==> flow/design.v <==
module hjb_calculator (
    input wire clk,
    input wire rst_n,
    input wire [63:0] mid_price,       
    input wire [31:0] inventory,       
    input wire [63:0] volatility,      
    input wire calculate_en,
    output reg [63:0] optimal_bid,     
    output reg [63:0] optimal_ask,     
    output reg calculation_done,
    output reg [31:0] latency_cycles
);
    localparam GAMMA = 32'h3DCCCCCD;   
    localparam K_PARAM = 32'h3FC00000;  
    reg [63:0] reservation_price;
    reg [63:0] spread;
    reg [31:0] cycle_counter;
    reg [2:0] state;
    localparam IDLE = 3'b000;
    localparam CALC_RESERVATION = 3'b001;
    localparam CALC_SPREAD = 3'b010;
    localparam CALC_QUOTES = 3'b011;
    localparam DONE = 3'b100;
    always @(posedge clk or negedge rst_n) begin
        if (!rst_n) begin
            state <= IDLE;
            optimal_bid <= 64'h0;
            optimal_ask <= 64'h0;
            calculation_done <= 1'b0;
            latency_cycles <= 32'h0;
            cycle_counter <= 32'h0;
        end else begin
            case (state)
                IDLE: begin
                    calculation_done <= 1'b0;
                    cycle_counter <= 32'h0;
                    if (calculate_en) begin
                        state <= CALC_RESERVATION;
                        cycle_counter <= cycle_counter + 1;
                    end
                end
                CALC_RESERVATION: begin
                    reservation_price <= mid_price - ({32'h0, inventory} << 10);  
                    state <= CALC_SPREAD;
                    cycle_counter <= cycle_counter + 1;
                end
                CALC_SPREAD: begin
                    spread <= mid_price >> 7;  
                    state <= CALC_QUOTES;
                    cycle_counter <= cycle_counter + 1;
                end
                CALC_QUOTES: begin
                    optimal_bid <= reservation_price - (spread >> 1);
                    optimal_ask <= reservation_price + (spread >> 1);
                    state <= DONE;
                    cycle_counter <= cycle_counter + 1;
                end
                DONE: begin
                    calculation_done <= 1'b1;
                    latency_cycles <= cycle_counter;
                    if (!calculate_en) begin
                        state <= IDLE;
                    end
                end
                default: state <= IDLE;
            endcase
        end
    end
endmodule
## From RTL to reports: hjb_calculator

The steps from the RTL of hjb_calculator to its reports follow in flow order.
Lines are those of the file above, counted from 1.
Cell names lack the library's common part.
The mark -- stands for no value.

| design | value |
|---|---|
| top | hjb_calculator |
| clock port | clk |
| cell library | sky130hd |
| timing corner | tt_025C_1v80 |

## Word-level counts

Counts by Yosys on the flattened word-level netlist (proc, flatten, opt, wreduce; memories kept). Register bits leave out memories and registers merged into their read ports (data or address). Print and check cells are left out. Cells with the same type and inputs are merged into one.

| storage and ports | value |
|---|---|
| register bits | 317 |
| output and inout port bits | 161 |

| cells by class | value |
|---|---|
| add/subtract/negate cells | 4 |
| equal/unequal tests | 6 |
| multiplexer cells | 6 |
| reductions and logical operators | 7 |

Operators by type and width:

| kind | number |
|---|---|
| subtractor 64 x 42 -> 64 bit | 1 |
| adder 64 x 56 -> 64 bit | 1 |
| subtractor 64 x 56 -> 64 bit | 1 |
| case mux 32 bit (select 2 bit) | 1 |
| adder 32 x 1 -> 32 bit with constant B | 1 |
| two-way mux 32 bit | 1 |
| case mux 3 bit (select 5 bit) | 1 |
| AND reduction 2 bit | 3 |
| equality test 3 x 2 -> 1 bit with constant B | 2 |
| two-way mux 3 bit | 2 |
| != test 2 bit with constant B | 2 |
| nonzero test 2 bit | 2 |
| equality test 3 x 1 -> 1 bit with constant B | 1 |
| equality test 3 bit with constant B | 1 |
| logical NOT 3 bit | 1 |
| OR reduction 3 bit | 1 |
| case mux 1 bit (select 2 bit) | 1 |

## Depth

Yosys ltp: most cells in a row. Word level: on the elaborated netlist, between registers, memories and ports. Mapped: between sequential cells and ports; inverters and the memories' decode and read muxes count.

| logic depth | value |
|---|---|
| word-level depth | 3 |
| ABC_AREA | 0 |
| mapped depth | 14 |

## Netlist

Source: synth_stat.txt of the flow (Yosys; design flattened, memories mapped). It holds for the ABC_AREA given above (unset counts as 0); a run with the other value may have another netlist.

Cells by type:

| cell type | number | total area (sq um) |
|---|---|---|
| dfrtp_1 | 196 | 4.9E+03 |
| edfxtp_1 | 120 | 3.6E+03 |
| ha_1 | 145 | 1814.24 |
| a21oi_1 | 246 | 1.23E+03 |
| xnor2_1 | 121 | 1.06E+03 |
| mux2_2 | 84 | 945.907 |
| nor2_1 | 222 | 833.299 |
| inv_1 | 163 | 611.837 |
| o21ai_0 | 120 | 600.576 |
| nand2_1 | 127 | 476.707 |
| xor2_1 | 38 | 332.819 |
| a21o_1 | 43 | 322.81 |
| o21bai_1 | 34 | 255.245 |
| clkbuf_1 | 65 | 243.984 |
| nand4_1 | 38 | 237.728 |
| nor3_1 | 46 | 230.221 |
| nand3_1 | 44 | 220.211 |
| nor4_1 | 32 | 200.192 |

Not listed: further types 70, cells in them 365.

| mapped netlist | value |
|---|---|
| standard cells after synthesis | 2249 |
| mapped area | 20807.5 sq um |
| area of sequential cells | 8534.4 sq um |
| flip-flops | 317 |
| buffer cells | 99 |

## Worst setup path after synthesis

OpenSTA on the mapped netlist: ideal clock, no wires. The path of least setup slack (recovery checks aside). Input and output delay are each 20% of the period. Register names are those of the netlist, which keeps one name where synthesis merged equal registers.

| path post-synthesis | value |
|---|---|
| path kind | in2reg |
| start point | input mid_price[10] |
| end point | register reservation_price[60] |
| clock period | 5390 ps |
| library setup time | 271 ps |
| data arrival time | 3598 ps |
| slack | 1520 ps |
| delay of the path | 2791 ps |
| stages | 14 |
| buffers on the path | 0 |
| period reached after synthesis | 3870 ps |

"delay of the path" = arrival - input delay + setup time.
"stages": output pins that drive a net of the path, with the launching flip-flop's if there is one; two outputs of one cell count as two.
"period reached after synthesis" is the clock period less the worst setup slack; recovery checks do not enter. This is arithmetic on one report: input and output delays are still those of the set period (20% each).
Between the ends stands the longest chain of elaborated cells between them, by number of cells; it is not shown to be the way that was timed. Of several equally long chains one is given.
A line is the first line of the expression or statement that the cell stems from. Yosys adds cells for indexed reads and writes and turns some case tables into memories.

| on the way, post-synthesis | value |
|---|---|
| path through | inv_1 > ha_1 > inv_1 > fa_1 > a21oi_1 > nand4b_1 > a21oi_1 > nor2_1 > a31oi_1 > a2111oi_0 > o31ai_1 > or2_1 > nor4_1 > xor2_1 |
| cells in the longest elaborated chain | 1 |
| elaborated cells between the ends (all ways) | 1 |
| source lines of those cells | 1 |
| classes of those cells | add/sub: 1 |

RTL lines, path post-synthesis:

| element | line | source |
|---|---|---|
| start: declaration | 4 | `input wire [63:0] mid_price,` |
| subtractor 64 x 42 -> 64 bit | 43 | `reservation_price <= mid_price - ({32'h0, inventory} << 10);` |
| end: assignment | 43 |  |
| end: declaration | 15 | `reg [63:0] reservation_price;` |

## Worst path after layout

From the final timing report of job 1: the path of least setup slack in the routed layout; clock arrival at registers is part of the times.
The path's times are printed in steps of 10 ps; the period is the one set.

| path after layout | value |
|---|---|
| path kind | in2reg |
| start point | input mid_price[10] |
| end point | register reservation_price[62] |
| clock period | 5890 ps |
| library setup time | 250 ps |
| data arrival time | 4680 ps |
| slack | 1540 ps |
| stages | 15 |
| buffers on the path | 1 |

Between the ends stands the longest chain of elaborated cells between them, by number of cells; it is not shown to be the way that was timed. Of several equally long chains one is given.

| on the way, after layout | value |
|---|---|
| path through | clkdlybuf4s50_1 > inv_1 > ha_1 > inv_1 > fa_1 > a21oi_1 > nand4b_1 > a21oi_1 > nor2_1 > a31oi_2 > a2111oi_2 > o31ai_1 > or2_1 > nor3_1 > xor2_1 |
| cells in the longest elaborated chain | 1 |
| elaborated cells between the ends (all ways) | 1 |
| source lines of those cells | 1 |
| classes of those cells | add/sub: 1 |

RTL lines, path after layout:

| element | line | source |
|---|---|---|
| start: declaration | 4 | `input wire [63:0] mid_price,` |
| subtractor 64 x 42 -> 64 bit | 43 | `reservation_price <= mid_price - ({32'h0, inventory} << 10);` |
| end: assignment | 43 |  |
| end: declaration | 15 | `reg [63:0] reservation_price;` |

Module hjb_calculator, platform sky130hd: 2 stored runs of the flow (Yosys, OpenROAD) with differing settings, in no particular order. Input and output delays are each 20% of the period that was set; the output load is 0.01 pF.
By "achieved period" is meant the clock period of the run minus its worst setup slack. This is arithmetic on one report: input and output delays are still those of the set period (20% each).
"worst path time" = time allowed to the worst setup path (clock period - input delay - output delay, where it has them) - its slack; a late launch clock adds to it, a late capture clock takes from it.
"power" rests on the timing tool's default activity at the inputs, not on a simulated workload.
"worst path time" is given in steps of 10 ps.

#### Job 1

| setting | value |
|---|---|
| period_ns | `5.89` |
| CORE_UTILIZATION | `35` |
| SETUP_SLACK_MARGIN | `1.42` |
| PLACE_DENSITY | `0.87` |
| TNS_END_PERCENT | `70` |
| GPL_ROUTABILITY_DRIVEN | `0` |
| CTS_CLUSTER_SIZE | `14` |
| SLEW_MARGIN | `0` |
| CAP_MARGIN | `20` |
| CORE_MARGIN | `2` |

| result | value |
|---|---|
| std-cell area (final layout) | 25127.8 sq um |
| power | 7313 µW |
| setup TNS | 0 ps |
| utilization | 42.7 % |
| area of the synthesized netlist | 20807.5 sq um |
| achieved period | 4346 ps |
| worst path time | 3170 ps |
| type of the worst setup path | in2reg |
| worst setup slack after layout | 1544 ps |
| die footprint | 61417.2 sq um |
| worst hold slack after layout | 481 ps |

#### Job 2

| setting | value |
|---|---|
| period_ns | `2.56` |
| CORE_UTILIZATION | `27` |
| PLACE_DENSITY_LB_ADDON | `0.05` |
| CORE_ASPECT_RATIO | `1.42` |
| CELL_PAD_IN_SITES_GLOBAL_PLACEMENT | `1` |
| CELL_PAD_IN_SITES_DETAIL_PLACEMENT | `1` |
| GPL_TIMING_DRIVEN | `1` |
| SLEW_MARGIN | `5` |
| MIN_ROUTING_LAYER | `met2` |
| CAP_MARGIN | `20` |
| CORE_MARGIN | `2` |

| result | value |
|---|---|
| std-cell area (final layout) | 35871.9 sq um |
| power | 19560 µW |
| setup TNS | -68952 ps |
| utilization | 46.9 % |
| area of the synthesized netlist | 20807.5 sq um |
| achieved period | 3614 ps |
| worst path time | 3610 ps |
| type of the worst setup path | reg2reg |
| worst setup slack after layout | -1054 ps |
| die footprint | 79335.4 sq um |
| worst hold slack after layout | 100 ps |
